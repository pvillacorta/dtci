==> flow/design.v <==
module shift_reg_right(data_out, data_in, load, shift, clear, clk);
  output [23:0] data_out;
  input [22:0] data_in;
  input load, shift, clear, clk;
  reg [23:0] d;
  always @ (posedge clk)
    begin
      if (clear == 1'b1)  
      	    d <= 24'h0;
      else 
        if (load == 1'b1)
            d <= {1'b1,data_in};    
      else 
        if (shift == 1'b1)
          d <= {1'b0, d[23:1]};
    end
  assign data_out = d;
endmodule
module shift_reg_bi(data_out, data_in, load, shift_r, shift_l, clk);
  output [23:0] data_out;
  input [23:0] data_in;
  input load, shift_r, shift_l, clk;
  reg [23:0] d;
  always @ (posedge clk)
    begin
      if (load == 1'b1)
      	d <= data_in;
      if (shift_l == 1'b1)
        d <= {d[22:0],1'b0};
      if (shift_r == 1'b1)
        d <= {1'b0, d[23:1]};
    end
  assign data_out = d;
endmodule
Tool chain data of shift_reg_right
What the tools print for shift_reg_right, step after step.
Line numbers count from 1 in the design file above.
Operators carry their Yosys type and port widths (W data, S select, Z words).
{"block": "setup", "design": "shift_reg_right", "clock_port": "clk", "cell_library": "sky130hd", "corner": "tt_025C_1v80"}

Elaborated design
Source: Yosys, flattened and elaborated, memories not mapped. Widths are those after wreduce. Registers that Yosys merges into a memory's read port (data or address) are not register bits. Print and check cells do not count. Equal cells are merged and count once.
{"block": "classes", "reduce_and_logical": 1, "equal": 0, "n_addsub": 0, "mux": 2, "mul": 0, "n_cmp": 0, "shifts": 0, "n_div": 0, "logic": 0}
{"block": "ops", "op": "$mux W24", "n": 2}
{"block": "ops", "op": "$reduce_bool A2 Y1", "n": 1}
{"block": "bits", "reg_bits": 24, "output_inout_bits": 24, "latchBits": 0, "romBits": 0, "n_memories": 0, "clocked_rd_ports_x_width": 0, "inputBits": 27, "wordCells": 4, "mem_bits_rw": 0}

Logic depth
Yosys ltp: most cells in a row. Word level: on the elaborated netlist, between registers, memories and ports. Mapped: between sequential cells and ports; inverters and the memories' decode and read muxes count.
{"block": "logic_depth", "word_depth": 2, "ABC_AREA": 0, "ltp_mapped": 4}

After synthesis
Source: synth_stat.txt of the flow (Yosys; design flattened, memories mapped). It holds for the ABC_AREA given above (unset counts as 0); a run with the other value may have another netlist.
Totals and module areas in this step are rounded.
{"block": "by_type", "cell_type": "sky130_fd_sc_hd__dfxtp_1", "n": 24, "type_area_um2": 480.461}
{"block": "by_type", "cell_type": "sky130_fd_sc_hd__mux2i_1", "n": 23, "type_area_um2": 230.221}
{"block": "by_type", "cell_type": "sky130_fd_sc_hd__a211oi_1", "n": 23, "type_area_um2": 172.666}
{"block": "by_type", "cell_type": "sky130_fd_sc_hd__nor2b_1", "n": 23, "type_area_um2": 143.888}
{"block": "by_type", "cell_type": "sky130_fd_sc_hd__buf_12", "n": 2, "type_area_um2": 40.038}
{"block": "by_type", "cell_type": "sky130_fd_sc_hd__clkbuf_1", "n": 4, "type_area_um2": 15.014}
{"block": "by_type", "cell_type": "sky130_fd_sc_hd__buf_6", "n": 1, "type_area_um2": 11.261}
{"block": "by_type", "cell_type": "sky130_fd_sc_hd__buf_1", "n": 2, "type_area_um2": 7.507}
{"block": "by_type", "cell_type": "sky130_fd_sc_hd__nand2b_1", "n": 1, "type_area_um2": 6.256}
{"block": "by_type", "cell_type": "sky130_fd_sc_hd__a21oi_1", "n": 1, "type_area_um2": 5.005}
{"block": "by_type", "cell_type": "sky130_fd_sc_hd__inv_1", "n": 1, "type_area_um2": 3.754}
{"block": "mapped", "cell_count": 105, "seq_area_um2": 480.5, "area_um2": 1116, "buffers": 9, "flip_flops": 24}

Path before layout
Path of least setup slack by OpenSTA after synthesis, without wires, with an ideal clock, recovery checks aside; 20% of the period is set as input and as output delay. Where synthesis merged equal registers, the netlist keeps one of their names.
{"block": "synth_timing", "path_kind": "input to register", "startpoint": "in shift", "endpoint": "reg d[10]", "setup_ps": 86, "path_slack_ps": 116, "required_time_ps": 877, "path_buffers": 2, "delay_ps": 654, "input_delay_ps": 193, "path_stages": 4, "arrival_time_ps": 761, "tclk_ps": 963, "period_less_setup_slack_ps": 847}
"delay_ps" is the arrival time less input delay plus setup time.
"path_stages" counts driving pins, that of a launching flip-flop among them; a cell with two outputs on the path counts twice.
"period_less_setup_slack_ps" = period - worst setup slack (recovery checks aside). The figure is calculated, with input and output delays left at 20% of the set period.
Between the ends stands the longest chain of elaborated cells between them, by number of cells; it is not shown to be the way that was timed. Of several equally long chains one is given.
A line is the first line of the expression or statement that the cell stems from. Yosys adds cells for indexed reads and writes and turns some case tables into memories.
At most two assigning lines are given for a register; there are more.
{"block": "synth_via", "cell_sequence": "sky130_fd_sc_hd__buf_6 -> sky130_fd_sc_hd__buf_12 -> sky130_fd_sc_hd__mux2i_1 -> sky130_fd_sc_hd__a211oi_1", "elab_chain_len": 2, "cells_between": 3, "lines_between": 2, "cone_classes": "mux: 2; reduce/logical: 1"}
{"block": "synth_rtl", "item": "from (decl)", "line": 4, "rtl": "input load, shift, clear, clk;"}
{"block": "synth_rtl", "item": "$mux W24", "line": 14, "rtl": "if (shift == 1'b1)"}
{"block": "synth_rtl", "item": "$mux W24", "line": 11, "rtl": "if (load == 1'b1)"}
{"block": "synth_rtl", "item": "to (assign)", "line": 12, "rtl": "d <= {1'b1,data_in};"}
{"block": "synth_rtl", "item": "to (assign)", "line": 15, "rtl": "d <= {1'b0, d[23:1]};"}
{"block": "synth_rtl", "item": "to (decl)", "line": 5, "rtl": "reg [23:0] d;"}

Worst path after layout
From the final timing report of run B: the path of least setup slack in the routed layout; clock arrival at registers is part of the times.
The path's times are printed in steps of 10 ps; the period is the one set.
{"block": "layout_timing", "path_kind": "register to output", "startpoint": "reg d[23]", "endpoint": "out data_out[23]", "tclk_ps": 496, "required_time_ps": 400, "path_slack_ps": -410, "arrival_time_ps": 800, "path_buffers": 1, "path_stages": 2, "output_delay_ps": 100}
At most two assigning lines are given for a register; there are more.
{"block": "layout_via", "cell_sequence": "sky130_fd_sc_hd__dfxtp_4 -> sky130_fd_sc_hd__buf_6", "elab_chain_len": 0, "cells_between": 0, "lines_between": 0}
{"block": "layout_rtl", "item": "from (decl)", "line": 5, "rtl": "reg [23:0] d;"}
{"block": "layout_rtl", "item": "from (assign)", "line": 12, "rtl": "d <= {1'b1,data_in};"}
{"block": "layout_rtl", "item": "from (assign)", "line": 15, "rtl": "d <= {1'b0, d[23:1]};"}
{"block": "layout_rtl", "item": "to (decl)", "line": 2, "rtl": "output [23:0] data_out;"}

## Implementation results

Settings and measured results of 2 stored flow runs for module shift_reg_right (sky130hd), not sorted in any way. The constraints put input and output delay at 20% of the set period each and load the outputs with 0.01 pF.
"fin_power_uw" is the tool's figure for a default switching activity; nothing was simulated.
The measured numbers are rounded.

{"run": "run A", "settings": { "period_ns": 0.866, "CORE_UTILIZATION": 62, "CELL_PAD_IN_SITES_GLOBAL_PLACEMENT": 0, "GPL_TIMING_DRIVEN": 0, "CTS_CLUSTER_SIZE": 27, "CTS_CLUSTER_DIAMETER": 157, "CAP_MARGIN": 20, "SLEW_MARGIN": 30, "MAX_ROUTING_LAYER": "met4", "CORE_MARGIN": 2 }, "outcome": "did not finish, placement stopped with GPL-0301"}
{"run": "run B", "settings": { "period_ns": 0.496, "CAP_MARGIN": 20, "CORE_MARGIN": 2, "CORE_UTILIZATION": 40, "SLEW_MARGIN": 20 }, "results": { "yosys_chip_area_um2": 1116, "die_footprint_um2": 3229, "post_route_stdcell_area_um2": 2084, "finish.utilization_pct": 76.9, "ws_setup_ps": -406, "total_negative_slack_ps": -16310, "worst_hold_slack_ps": 359, "fin_power_uw": 5057 }}
